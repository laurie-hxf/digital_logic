==> flow/design.v <==
module buzz(
    input wire clk,           
    input wire start_signal,  
    output reg buzzer,         
    output m6,
    output t1
);
    reg [23:0] counter = 0;  
    reg [2:0] state = 0;     
    reg [23:0] divisor;      
    reg [31:0] duration_counter = 0;  
    reg active = 0;          
    parameter DO_FREQ = 262;  
    parameter RE_FREQ = 294;  
    parameter MI_FREQ = 330;  
    parameter DO_DIV = 100000000 / (2 * DO_FREQ);
    parameter RE_DIV = 100000000 / (2 * RE_FREQ);
    parameter MI_DIV = 100000000 / (2 * MI_FREQ);
    parameter NOTE_DURATION = 100000000;  
    assign m6=1'b1;
    assign t1=1'b0;
    always @(posedge clk) begin
        if (start_signal) begin
            active <= 1;  
            state <= 0;   
            duration_counter <= 0;
        end
        if (active) begin
            if (counter < divisor) begin
                counter <= counter + 1;
            end else begin
                counter <= 0;
                buzzer <= ~buzzer;  
            end
            if (duration_counter < NOTE_DURATION) begin
                duration_counter <= duration_counter + 1;
            end else begin
                duration_counter <= 0;
                state <= state + 1;  
                case (state)
                    0: divisor <= DO_DIV;
                    1: divisor <= RE_DIV;
                    2: divisor <= MI_DIV;
                    default: active <= 0;  
                endcase
            end
        end else begin
            buzzer <= 0;  
        end
    end
endmodule
# From RTL to reports: buzz
# What the tools print for buzz, step after step.
# Lines are those of the file above, counted from 1.
# Operators: Yosys type, input widths -> output width; for muxes data width and select width s.
# A cell with - has no value.
# inputs
top_module,buzz
clock,clk
library,sky130hd
pvt_corner,tt_025C_1v80

# Elaborated design
# Counts by Yosys on the flattened word-level netlist (proc, flatten, opt, wreduce; memories kept). Register bits leave out memories and registers merged into their read ports (data or address). Print and check cells are left out.
# bits
reg_bits,85
out_inout_bits,3
# op_classes
addsub,3
n_cmp,2
eq_ne,2
n_mux,11
logic,2
reduce_and_logical,5
# ops
operator,n
$mux 32,3
$pmux 24 s3,1
$add 32x1->32 const B,1
$lt 32x27->1 const B,1
$add 24x1->24 const B,1
$lt 24x24->1,1
$mux 3,3
$mux 1,4
$add 3x1->3 const B,1
$eq 3x1->1 const B,1
$eq 3x2->1 const B,1
$logic_not 3->1,1
$reduce_and 3->1,1
$reduce_bool 3->1,1
$reduce_or 3->1,1
$not 1->1,2
$reduce_bool 2->1,1

# Depth
# Longest topological path by Yosys (ltp), each cell counted once; first at word level (registers and memories cut), then after technology mapping (sequential cells cut; the memories' decode and read muxes count).
# depth
depth_word,5
ABC_AREA,0
depth_mapped,9

# Mapped cells and area
# Yosys stat after the flow's synthesis: flattened, memories mapped to cells. It holds for the ABC_AREA given above (unset counts as 0); a run with the other value may have another netlist.
# by_type
cell,n,type_area_um2
sky130_fd_sc_hd__edfxtp_1,61,1.83E+03
sky130_fd_sc_hd__xor2_1,27,236.477
sky130_fd_sc_hd__ha_1,18,225.216
sky130_fd_sc_hd__nor2_1,44,165.158
sky130_fd_sc_hd__nand3_1,22,110.106
sky130_fd_sc_hd__dfxtp_1,5,100.096
sky130_fd_sc_hd__xnor2_1,11,96.342
sky130_fd_sc_hd__nor2_4,8,90.086
sky130_fd_sc_hd__nand4_1,13,81.328
sky130_fd_sc_hd__nand2_1,18,67.565
sky130_fd_sc_hd__inv_1,14,52.55
sky130_fd_sc_hd__and3_1,8,50.048
sky130_fd_sc_hd__and4_1,4,35.034
sky130_fd_sc_hd__nor3_1,7,35.034
sky130_fd_sc_hd__nand2b_1,5,31.28
sky130_fd_sc_hd__a2111oi_4,1,27.526
sky130_fd_sc_hd__a211o_1,3,26.275
sky130_fd_sc_hd__a21o_1,3,22.522
# Not listed: further types 27, cells in them 48.
# mapped
cells,320
mapped_area_mm2,0.003626
ffs,66
n_buf,10

# Worst setup path after synthesis
# Source: OpenSTA report_checks on the synthesized netlist (no wires, ideal clock, input and output delay 20% of the period each), path of least setup slack; recovery checks are left aside. Register names are those of the netlist, which keeps one name where synthesis merged equal registers.
# synth_path
path_type,reg-to-reg
start,reg active
end,reg divisor[10]
tclk_ns,2.53
launch_ns,0.000
arrival_ns,1.760
path_slack_ns,0.396
delay_ns,2.134
stages,4
period_less_setup_slack_ns,2.134
# "delay_ns" is the arrival time less input delay plus setup time.
# "stages" counts driving pins, that of a launching flip-flop among them; a cell with two outputs on the path counts twice.
# "period_less_setup_slack_ns" = period - worst setup slack (recovery checks aside). The figure is calculated, with input and output delays left at 20% of the set period.
# Between the ends stands the longest chain of elaborated cells between them, by number of cells; it is not shown to be the way that was timed. Of several equally long chains one is given.
# A line is the first line of the expression or statement that the cell stems from. Yosys adds cells for indexed reads and writes and turns some case tables into memories.
# At most two assigning lines are given for a register; there are more.
# synth_via
path_cell_list,sky130_fd_sc_hd__dfxtp_1 -> sky130_fd_sc_hd__clkbuf_1 -> sky130_fd_sc_hd__nand3_1 -> sky130_fd_sc_hd__nor3_1
elab_chain_len,1
# synth_rtl
item,line_no,source
start: declaration,12,reg active = 0;
start: assignment,24,active <= 1;
start: assignment,44,default: active <= 0;
$reduce_and 3->1,-,
end: assignment,41,0: divisor <= DO_DIV;
end: assignment,42,1: divisor <= RE_DIV;
end: declaration,10,reg [23:0] divisor;

# Worst path after layout
# From the final timing report of entry A: the path of least setup slack in the routed layout; clock arrival at registers is part of the times.
# layout_path
path_type,reg-to-reg
start,reg active
end,reg divisor[10]
tclk_ns,4.08
launch_ns,0.33
arrival_ns,2.33
path_slack_ns,1.72
stages,4
# Between the ends stands the longest chain of elaborated cells between them, by number of cells; it is not shown to be the way that was timed. Of several equally long chains one is given.
# At most two assigning lines are given for a register; there are more.
# layout_via
path_cell_list,sky130_fd_sc_hd__dfxtp_2 -> sky130_fd_sc_hd__clkbuf_1 -> sky130_fd_sc_hd__nand3_1 -> sky130_fd_sc_hd__nor3_1
elab_chain_len,1
# layout_rtl
item,line_no,source
start: declaration,12,reg active = 0;
start: assignment,24,active <= 1;
start: assignment,44,default: active <= 0;
$reduce_and 3->1,-,
end: assignment,41,0: divisor <= DO_DIV;
end: assignment,42,1: divisor <= RE_DIV;
end: declaration,10,reg [23:0] divisor;

# Stored flow runs of buzz (2 of them; Yosys, OpenROAD, sky130hd). They differ in their settings and are not a sequence. Constraints: input delay and output delay 20% of the set period each, output load 0.01 pF.
# "critical_path_time_ns" is the time allowed to the run's worst setup path (the clock period less input and output delay, where it has them) less its slack. Clock arrival times count: a late capture clock shortens it, a late launch clock lengthens it.
# By "final_power_uw" is meant OpenSTA's value without simulated activity: inputs other than the clock are taken to toggle once in ten clock periods, and the tool carries that through the logic.
# A setting shown as - is not set for that run.
stored run,period_ns,CORE_UTILIZATION,SETUP_SLACK_MARGIN,PLACE_DENSITY,CELL_PAD_IN_SITES_GLOBAL_PLACEMENT,GPL_TIMING_DRIVEN,CTS_CLUSTER_SIZE,CAP_MARGIN,MIN_ROUTING_LAYER,MAX_ROUTING_LAYER,CORE_MARGIN,SLEW_MARGIN,PLACE_DENSITY_LB_ADDON,CORE_ASPECT_RATIO,CELL_PAD_IN_SITES_DETAIL_PLACEMENT,TNS_END_PERCENT,CTS_CLUSTER_DIAMETER,layout_stdcell_area_mm2,critical_path_time_ns,worst_setup_path_type,setupTns_ns,design.die.area_mm2,worstSetupSlack_ns,synthArea_mm2,final_power_uw,finish.utilization_pct
entry A,4.08,29,0.14,0.42,2,0,23,40,met2,met5,2,20,-,-,-,-,-,0.0042353,2.36,reg-to-reg,0.000,0.0134143,1.715,0.003626,2664,35.0
entry B,2.5,17,-,-,-,-,-,20,met1,-,9,20,0.05,1.17,2,80,303,0.0043642,2.29,reg-to-reg,0.000,0.0269269,0.213,0.003626,4501,20.9
